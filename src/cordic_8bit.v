==> flow/design.v <==
module cordic8bit(x_cosine, y_sine, in_angle,clk,rst);
output reg [7:0] x_cosine, y_sine;
input [7:0] in_angle;
input clk,rst;
wire [7:0] x_cosine_wire [3:0], y_sine_wire [3:0];
reg [9:0] dir;
reg signed [17:0] x [12:0];
reg signed [17:0] y [12:0];
reg signed [17:0] z [11:0];
wire [7:0] cos_rounded_wire, sin_rounded_wire;
reg [7:0] cos_rounded_reg [3:0], sin_rounded_reg [3:0];
wire [10:0] dir_pos;
wire [17:0] x_wire_pos [10:0];
wire [17:0] y_wire_pos [10:0];
wire [17:0] z_wire_pos [10:0];
wire [10:0] dir_neg;
wire [17:0] x_wire_neg [10:0];
wire [17:0] y_wire_neg [10:0];
wire [17:0] z_wire_neg [10:0];
reg [17:0] error_cos [3:0] , error_sin [3:0];
wire [17:0] arctan [9:0];
assign arctan[0] = 18'b00_1100_1001_0000_1111;    
assign arctan[1] = 18'b00_0111_0110_1011_0001;    
assign arctan[2] = 18'b00_0011_1110_1011_0110;    
assign arctan[3] = 18'b00_0001_1111_1101_0101;    
assign arctan[4] = 18'b00_0000_1111_1111_1010;    
assign arctan[5] = 18'b00_0000_0111_1111_1111;    
assign arctan[6] = 18'b00_0000_0011_1111_1111;    
assign arctan[7] = 18'b00_0000_0001_1111_1111;    
assign arctan[8] = 18'b00_0000_0000_1111_1111;    
assign arctan[9] = 18'b00_0000_0000_0111_1111;    
genvar i;
for(i=0; i<10; i=i+1) begin
assign x_wire_pos[i+1] = x[i] - (y[i]>>>i);
assign y_wire_pos[i+1] = y[i] + (x[i]>>>i);
assign z_wire_pos[i+1] = z[i] - (arctan[i]);
assign dir_pos[i+1] = z_wire_pos[i+1][17];
assign x_wire_neg[i+1] = x[i] + (y[i]>>>i);
assign y_wire_neg[i+1] = y[i] - (x[i]>>>i);
assign z_wire_neg[i+1] = z[i] + (arctan[i]);
assign dir_neg[i+1] = z_wire_neg[i+1][17]; 
end
round_off cos( x[10], cos_rounded_wire);
round_off sin( y[10], sin_rounded_wire);
improveAccuracy x0(x_cosine_wire[0], y_sine_wire[0], cos_rounded_reg[0], sin_rounded_reg[0], error_cos[0], error_sin[0]);
improveAccuracy x1(x_cosine_wire[1], y_sine_wire[1], cos_rounded_reg[1], sin_rounded_reg[1], error_cos[1], error_sin[1]);
improveAccuracy x2(x_cosine_wire[2], y_sine_wire[2], cos_rounded_reg[2], sin_rounded_reg[2], error_cos[2], error_sin[2]);
integer j;
always @ (posedge clk) begin
if(!rst) begin
dir <= 0;
for(j=0; j<4; j=j+1) begin
error_cos[j] <= 'b0;
error_sin[j] <= 'b0;
cos_rounded_reg[j] <= 'b0;
sin_rounded_reg[j] <= 'b0;
end
x[0] <= 18'b00_1001101110000000;   
y[0] <= 18'b00_0000000000000000;
z[0] <= 18'b00_0000000000000000;
for(j=1; j<12; j=j+1) begin
x[j] <= 'b0;
y[j] <= 'b0;
z[j] <= 'b0;
end
end
else begin
dir[0] <= in_angle[7];
z[0] <= {in_angle, 10'b0};
for(j=0; j<10; j=j+1) begin
if(dir[j] == 0) begin
x[j+1] <= x_wire_pos[j+1];
y[j+1] <= y_wire_pos[j+1];
z[j+1] <= z_wire_pos[j+1];
if(j<9)
dir[j+1] <= dir_pos[j+1];
end
else begin
x[j+1] <= x_wire_neg[j+1];
y[j+1] <= y_wire_neg[j+1];
z[j+1] <= z_wire_neg[j+1];
if(j<9)
dir[j+1] <= dir_neg[j+1];
end
end
x[11] <= x[10];
y[11] <= y[10];
x[12] <= x[11];
y[12] <= y[11];
error_cos[0] <= x[10] - {1'b0, cos_rounded_wire, 9'b0};
if(sin_rounded_wire[7] == 0)
error_sin[0] <= y[10] - {1'b0, sin_rounded_wire, 9'b0};
else
error_sin[0] <= y[10] - {1'b1, sin_rounded_wire, 9'b0};
cos_rounded_reg[0] <= cos_rounded_wire;
sin_rounded_reg[0] <= sin_rounded_wire;
error_cos[1] <= x[11] - {1'b0, x_cosine_wire[0], 9'b0};
if(y_sine_wire[0][7] == 0)
error_sin[1] <= y[11] - {1'b0, y_sine_wire[0], 9'b0};
else
error_sin[1] <= y[11] - {1'b1, y_sine_wire[0], 9'b0};
cos_rounded_reg[1] <= x_cosine_wire[0];
sin_rounded_reg[1] <= y_sine_wire[0];
error_cos[2] <= x[12] - {1'b0, x_cosine_wire[1], 9'b0};
if(y_sine_wire[1][7] == 0)
error_sin[2] <= y[12] - {1'b0, y_sine_wire[1], 9'b0};
else
error_sin[2] <= y[12] - {1'b1, y_sine_wire[1], 9'b0};
cos_rounded_reg[2] <= x_cosine_wire[1];
sin_rounded_reg[2] <= y_sine_wire[1];
x_cosine <= x_cosine_wire[2];
y_sine <= y_sine_wire[2];
end
end
endmodule
module mux2to1(out, sel, in1 ,in2);
output out;
input sel,in1,in2;
wire a,b,c;
not(a,sel);
nand(b,in1,a);
nand(c,sel,in2);
nand(out,b,c);
endmodule
module improveAccuracy(x_cosine, y_sine, cos_rounded, sin_rounded, error_cos, error_sin);
output reg [7:0] x_cosine, y_sine;
input [7:0] cos_rounded, sin_rounded;
input [17:0] error_cos, error_sin;
wire [17:0] error_cos_neg, error_sin_neg;
assign error_cos_neg = 18'b0 - error_cos;
assign error_sin_neg = 18'b0 - error_sin;
wire a,b,c,d,e,f,g,h;
wire i,j,k,l,m,n,o,p;
wire sin_neg_error_big_enough, cos_neg_error_big_enough;
nor(a,error_cos_neg[8],error_cos_neg[9]);
nor(b,error_cos_neg[10],error_cos_neg[11]);
nor(c,error_cos_neg[12],error_cos_neg[13]);
nor(d,error_cos_neg[14],error_cos_neg[15]);
and(f,a,b);
and(g,c,d);
nand(cos_neg_error_big_enough, f,g);
nor(i,error_sin_neg[8],error_sin_neg[9]);
nor(j,error_sin_neg[10],error_sin_neg[11]);
nor(k,error_sin_neg[12],error_sin_neg[13]);
nor(l,error_sin_neg[14],error_sin_neg[15]);
and(n,i,j);
and(o,k,l);
nand(sin_neg_error_big_enough, n,o);
always @ (*) begin
if(cos_rounded == 8'b0_1111111)
x_cosine <= cos_rounded;
else if(error_cos[17] == 0) begin
if(error_cos[8] == 1) begin
if(cos_rounded[7] == 0)
x_cosine <= cos_rounded + 8'b0_0000001;
else
x_cosine <= cos_rounded - 8'b0_0000001;
end
else
x_cosine <= cos_rounded;
end
else begin
if(cos_neg_error_big_enough) begin
if(cos_rounded[7] == 0) 
x_cosine <= cos_rounded - 8'b0_0000001;
else
x_cosine <= cos_rounded + 8'b0_0000001;
end
else
x_cosine <= cos_rounded;
end
if(sin_rounded == 8'b0_1111111)
y_sine <= sin_rounded;
else if(sin_rounded == 8'b1_0000000)
y_sine <= sin_rounded;
else if(error_sin[17] == 0) begin
if(error_sin[8] == 1)
y_sine <= sin_rounded + 8'b0_0000001;
else
y_sine <= sin_rounded;
end
else begin
if(sin_neg_error_big_enough)
y_sine <= sin_rounded - 8'b0_0000001;
else
y_sine <= sin_rounded;
end
end
endmodule 
module round_off(in, out);
input [17:0] in;                  
output [7:0] out;                
wire [7:0] out_normal, out_normal_temp;
wire [7:0] out_overflow_positive, out_overflow_negative, out_overflow;
wire a, b, c, d, e, f, g, h, i, k, l, m;
wire following_bits_or, round_down_flag, overflow_flag, overflow_and_nagative;
wire [8:0] rounded_down, rounded_up;
nor(a,in[7],in[6]);
nor(b,in[5],in[4]);
nor(c,in[3],in[2]);
nor(d,in[1],in[0]);
and(e,a,b);
and(f,c,d);
nand(following_bits_or,e,f);  
not(g,following_bits_or);
not(h,in[9]);
nand(i,g,h);
nand(round_down_flag, i, in[8]);
assign rounded_down = in[17:9];
assign rounded_up = in[17:9] + 1'b1;
assign out_overflow_positive = 8'b01111111;
assign out_overflow_negative = 8'b10000000;
mux2to1 m1(out_normal_temp[7], round_down_flag, rounded_down[8], rounded_up[8]);
mux2to1 m2(out_normal_temp[6], round_down_flag, rounded_down[6], rounded_up[6]);
mux2to1 m3(out_normal_temp[5], round_down_flag, rounded_down[5], rounded_up[5]);
mux2to1 m4(out_normal_temp[4], round_down_flag, rounded_down[4], rounded_up[4]);
mux2to1 m5(out_normal_temp[3], round_down_flag, rounded_down[3], rounded_up[3]);
mux2to1 m6(out_normal_temp[2], round_down_flag, rounded_down[2], rounded_up[2]);
mux2to1 m7(out_normal_temp[1], round_down_flag, rounded_down[1], rounded_up[1]);
mux2to1 m8(out_normal_temp[0], round_down_flag, rounded_down[0], rounded_up[0]);
mux2to1 mm1(out_normal[7], (~rounded_up[8]&&rounded_up[7]), out_normal_temp[7], 1'b0);
mux2to1 mm2(out_normal[6], (~rounded_up[8]&&rounded_up[7]), out_normal_temp[6], 1'b1);
mux2to1 mm3(out_normal[5], (~rounded_up[8]&&rounded_up[7]), out_normal_temp[5], 1'b1);
mux2to1 mm4(out_normal[4], (~rounded_up[8]&&rounded_up[7]), out_normal_temp[4], 1'b1);
mux2to1 mm5(out_normal[3], (~rounded_up[8]&&rounded_up[7]), out_normal_temp[3], 1'b1);
mux2to1 mm6(out_normal[2], (~rounded_up[8]&&rounded_up[7]), out_normal_temp[2], 1'b1);
mux2to1 mm7(out_normal[1], (~rounded_up[8]&&rounded_up[7]), out_normal_temp[1], 1'b1);
mux2to1 mm8(out_normal[0], (~rounded_up[8]&&rounded_up[7]), out_normal_temp[0], 1'b1);
mux2to1 x1(out_overflow[7], in[17], out_overflow_positive[7], out_overflow_negative[7]);
mux2to1 x2(out_overflow[6], in[17], out_overflow_positive[6], out_overflow_negative[6]);
mux2to1 x3(out_overflow[5], in[17], out_overflow_positive[5], out_overflow_negative[5]);
mux2to1 x4(out_overflow[4], in[17], out_overflow_positive[4], out_overflow_negative[4]);
mux2to1 x5(out_overflow[3], in[17], out_overflow_positive[3], out_overflow_negative[3]);
mux2to1 x6(out_overflow[2], in[17], out_overflow_positive[2], out_overflow_negative[2]);
mux2to1 x7(out_overflow[1], in[17], out_overflow_positive[1], out_overflow_negative[1]);
mux2to1 x8(out_overflow[0], in[17], out_overflow_positive[0], out_overflow_negative[0]);
xor(overflow_flag,in[17],in[16]);
mux2to1 y1(out[7], overflow_flag, out_normal[7], out_overflow[7]);
mux2to1 y2(out[6], overflow_flag, out_normal[6], out_overflow[6]);
mux2to1 y3(out[5], overflow_flag, out_normal[5], out_overflow[5]);
mux2to1 y4(out[4], overflow_flag, out_normal[4], out_overflow[4]);
mux2to1 y5(out[3], overflow_flag, out_normal[3], out_overflow[3]);
mux2to1 y6(out[2], overflow_flag, out_normal[2], out_overflow[2]);
mux2to1 y7(out[1], overflow_flag, out_normal[1], out_overflow[1]);
mux2to1 y8(out[0], overflow_flag, out_normal[0], out_overflow[0]);
endmodule
# Step by step through the tools: cordic8bit
# Tool output for the design above, in the order of the flow.
# Lines are those of the file above, counted from 1.
# Operators: Yosys type, input widths -> output width; for muxes data width and select width s.
# Library cell names are shortened.
# A cell with n/a has no value.
dict set report setup {
  top {cordic8bit}
  clock_port {clk}
  cell_library {sky130hd}
  corner {tt_025C_1v80}
}

# After elaboration
# Source: Yosys, flattened and elaborated. Widths are those after wreduce; folded enables and synchronous resets count as part of the registers. Registers that Yosys merges into a memory's read port (data or address) are not register bits. Print and check cells do not count. Equal cells are merged and count once.
dict set report bits {
  register_bits 759
  out_inout_bits 16
  elab_cells 549
}
dict set report classes {
  n_addsub 83
  eq_ne 9
  muxes 72
  n_logic 334
  reduce_and_logical 2
}
# cell n
set op_table {}
lappend op_table {{$mux 18} 30}
lappend op_table {{$mux 8} 33}
lappend op_table {{$not 1->1} 158}
lappend op_table {{$and 1x1->1} 142}
lappend op_table {{$sub 18x17->18} 6}
lappend op_table {{$sub 1x16->16 const A} 6}
lappend op_table {{$add 18x16->18} 3}
lappend op_table {{$sub 18x16->18} 3}
lappend op_table {{$sub 18x18->18} 3}
lappend op_table {{$add 8x1->8 const B} 6}
lappend op_table {{$sub 8x1->8 const B} 6}
lappend op_table {{$eq 8x7->1 const B} 6}
lappend op_table {{$add 18x10->18} 2}
lappend op_table {{$sub 18x10->18} 2}
lappend op_table {{$add 18x11->18} 2}
lappend op_table {{$sub 18x11->18} 2}
lappend op_table {{$add 18x12->18} 2}
lappend op_table {{$sub 18x12->18} 2}
lappend op_table {{$add 18x13->18} 2}
lappend op_table {{$sub 18x13->18} 2}
lappend op_table {{$add 18x14->18} 2}
lappend op_table {{$sub 18x14->18} 2}
lappend op_table {{$add 18x15->18} 2}
lappend op_table {{$sub 18x15->18} 2}
lappend op_table {{$add 18x9->18} 2}
lappend op_table {{$sub 18x9->18} 2}
lappend op_table {{$or 1x1->1} 32}
lappend op_table {{$eq 8x8->1 const B} 3}
# Other operator kinds: 24; their cells: 35.

# Depth
# Depth = most cells in a row (Yosys ltp): at word level without a register or memory, in the mapped netlist without a sequential cell, where the memories' decode and read muxes count.
dict set report depth {
  depth_word 22
  ABC_AREA 0
  mapped_depth 17
  ltp_nobuf 16
}

# Mapped cells and area
# The flow's flattened synthesis, as Yosys stat reports it; memories are mapped. The netlist is that of the ABC_AREA named above (0 if unset); the other value can give another one.
dict set report mapped {
  mapped_cells 5126
  mapped_area_um2 43188.9
  seqArea_um2 13813.2
  ffs 664
  buffers 178
}
# type n
set types {}
lappend types {dfxtp_1 612}
lappend types {ha_1 398}
lappend types {nor2_1 692}
lappend types {xnor2_1 284}
lappend types {xor2_1 216}
lappend types {a21oi_1 376}
lappend types {edfxtp_1 52}
lappend types {o21ai_0 197}
lappend types {nand2_1 248}
lappend types {and2_1 143}
lappend types {a21o_1 116}
lappend types {nor3_1 173}
lappend types {inv_1 224}
lappend types {mux2i_1 61}
lappend types {clkbuf_1 145}
lappend types {nand3_1 106}
lappend types {fa_1 21}
lappend types {nor4_1 67}
# Not listed: further types 88, cells in them 995.
# The figures by module come from a second, unflattened synthesis with its own total; it is not the netlist above.
dict set report hier_totals {
  cells_unflattened 5263
  hier_area_um2 44378.8
}
# Each row is one instance without its submodules.
# module instances n_cells area_um2
set by_module {}
lappend by_module {cordic8bit 1 4644 39753.1}
lappend by_module {{(name not given)} 3 165 1092.3}
lappend by_module {mux2to1 64 1 15.0}
lappend by_module {round_off 2 30 193.9}

# Path before layout
# Source: OpenSTA report_checks on the synthesized netlist (no wires, ideal clock, input and output delay 20% of the period each), path of least setup slack; recovery checks are left aside. Register names are those of the netlist, which keeps one name where synthesis merged equal registers.
dict set report synth_timing {
  path_kind {flip-flop to flip-flop}
  start {register dir[3]}
  end {register x[4][16]}
  tclk_ns 3.44
  t_first_pin_ns 0.000
  arrival_ns 3.570
  required_ns 3.312
  slack_ns -0.257
  path_delay_ns 3.698
  path_stages 16
  synth_period_reached_ns 3.697
}
# "path_delay_ns" = arrival - input delay + setup time.
# "path_stages" counts driving pins, that of a launching flip-flop among them; a cell with two outputs on the path counts twice.
# "synth_period_reached_ns" is the clock period less the worst setup slack; recovery checks do not enter. This is arithmetic on one report: input and output delays are still those of the set period (20% each).
# Between the ends stands the longest chain of elaborated cells between them, by number of cells; it is not shown to be the way that was timed. Of several equally long chains one is given.
# A line is the first line of the expression or statement that the cell stems from. Yosys adds cells for indexed reads and writes and turns some case tables into memories.
# A register here has more assigning lines than the two given.
dict set report synth_between {
  path_cell_list {dfxtp_1 clkbuf_1 clkbuf_1 clkbuf_1 buf_1 nor2_1 xor2_1 ha_1 fa_1 a21o_1 a21oi_1 o21bai_1 a2111oi_0 o31ai_1 xnor2_1 nor2_1}
  elab_chain_cells 1
  cells_between 1
  lines_between 1
  cone_classes {mux (1)}
}
# element line
set synth_lines {}
lappend synth_lines {{start: declaration} 6} ;# reg [9:0] dir;
lappend synth_lines {{start: assignment} 76} ;# dir[j+1] <= dir_pos[j+1];
lappend synth_lines {{start: assignment} 83} ;# dir[j+1] <= dir_neg[j+1];
lappend synth_lines {{$mux 18} 71} ;# if(dir[j] == 0) begin
lappend synth_lines {{end: assignment} 72} ;# x[j+1] <= x_wire_pos[j+1];
lappend synth_lines {{end: assignment} 79} ;# x[j+1] <= x_wire_neg[j+1];
lappend synth_lines {{end: declaration} 7} ;# reg signed [17:0] x [12:0];

# Timing after layout
# Path of least setup slack in the final report of flow run A (OpenROAD, finished layout, wires in). Where an end is a register, its clock arrival counts in the times.
dict set report layout_timing {
  path_kind {flip-flop to flip-flop}
  start {register x[11][2]}
  end {register error_cos[1][17]}
  tclk_ns 5.18
  t_first_pin_ns 0.65
  arrival_ns 4.54
  required_ns 5.75
  slack_ns 1.22
  path_stages 16
}
# Between the ends stands the longest chain of elaborated cells between them, by number of cells; it is not shown to be the way that was timed. Of several equally long chains one is given.
dict set report layout_between {
  path_cell_list {dfxtp_1 nor4_1 a211o_1 and2_1 nand2_1 a21oi_1 xnor2_1 ha_1 fa_1 nor2b_1 o21ai_0 a21oi_1 o21ai_0 a21oi_1 or3_1 a21oi_1}
  elab_chain_cells 1
  cells_between 1
  lines_between 1
  cone_classes {add/sub (1)}
}
# element line
set layout_lines {}
lappend layout_lines {{start: declaration} 7} ;# reg signed [17:0] x [12:0];
lappend layout_lines {{start: assignment} 62} ;# x[j] <= 'b0;
lappend layout_lines {{start: assignment} 86} ;# x[11] <= x[10];
lappend layout_lines {{$sub 18x17->18} 97} ;# error_cos[1] <= x[11] - {1'b0, x_cosine_wire[0], 9'b0};
lappend layout_lines {{end: assignment} 53} ;# error_cos[j] <= 'b0;
lappend layout_lines {{end: assignment} 97}
lappend layout_lines {{end: declaration} 20} ;# reg [17:0] error_cos [3:0] , error_sin [3:0];

# Below are 2 stored runs of the flow (Yosys, OpenROAD; platform sky130hd) on cordic8bit, each with its settings and what was measured, unordered. Constraints: input delay and output delay 20% of the set period each, output load 0.01 pF.
# "timing.achieved_period_ns": clock period set for the run, less the worst setup slack. It is reckoned from that one timing run; input and output delays stay at 20% of the period that was set.
run="flow run A" settings period_ns=5.18 CORE_UTILIZATION=52 SETUP_SLACK_MARGIN=-0.07 PLACE_DENSITY_LB_ADDON=0.14 CORE_ASPECT_RATIO=1.19 CELL_PAD_IN_SITES_GLOBAL_PLACEMENT=0 GPL_TIMING_DRIVEN=1 MIN_ROUTING_LAYER="met2" MAX_ROUTING_LAYER="met4" CAP_MARGIN=20 CORE_MARGIN=2 SLEW_MARGIN=20
run="flow run A" results timing.achieved_period_ns=3.963 total_die_area_um2=85384.7 fin_ws_ns=1.217 cell_area_final_um2=46898.7 setup_tns_ns=0.000 fin_util_frac=0.569 yosys_chip_area_um2=43188.9
run="flow run B" settings period_ns=4.52 CORE_UTILIZATION=46 PLACE_DENSITY=0.52 CORE_ASPECT_RATIO=1.9 CORE_MARGIN=2 CELL_PAD_IN_SITES_GLOBAL_PLACEMENT=3 ABC_AREA=1 GPL_ROUTABILITY_DRIVEN=0 CTS_CLUSTER_DIAMETER=226 MIN_ROUTING_LAYER="met1" CAP_MARGIN=20 SLEW_MARGIN=20
run="flow run B" outcome="no final report: placement broke off with GPL-0301"
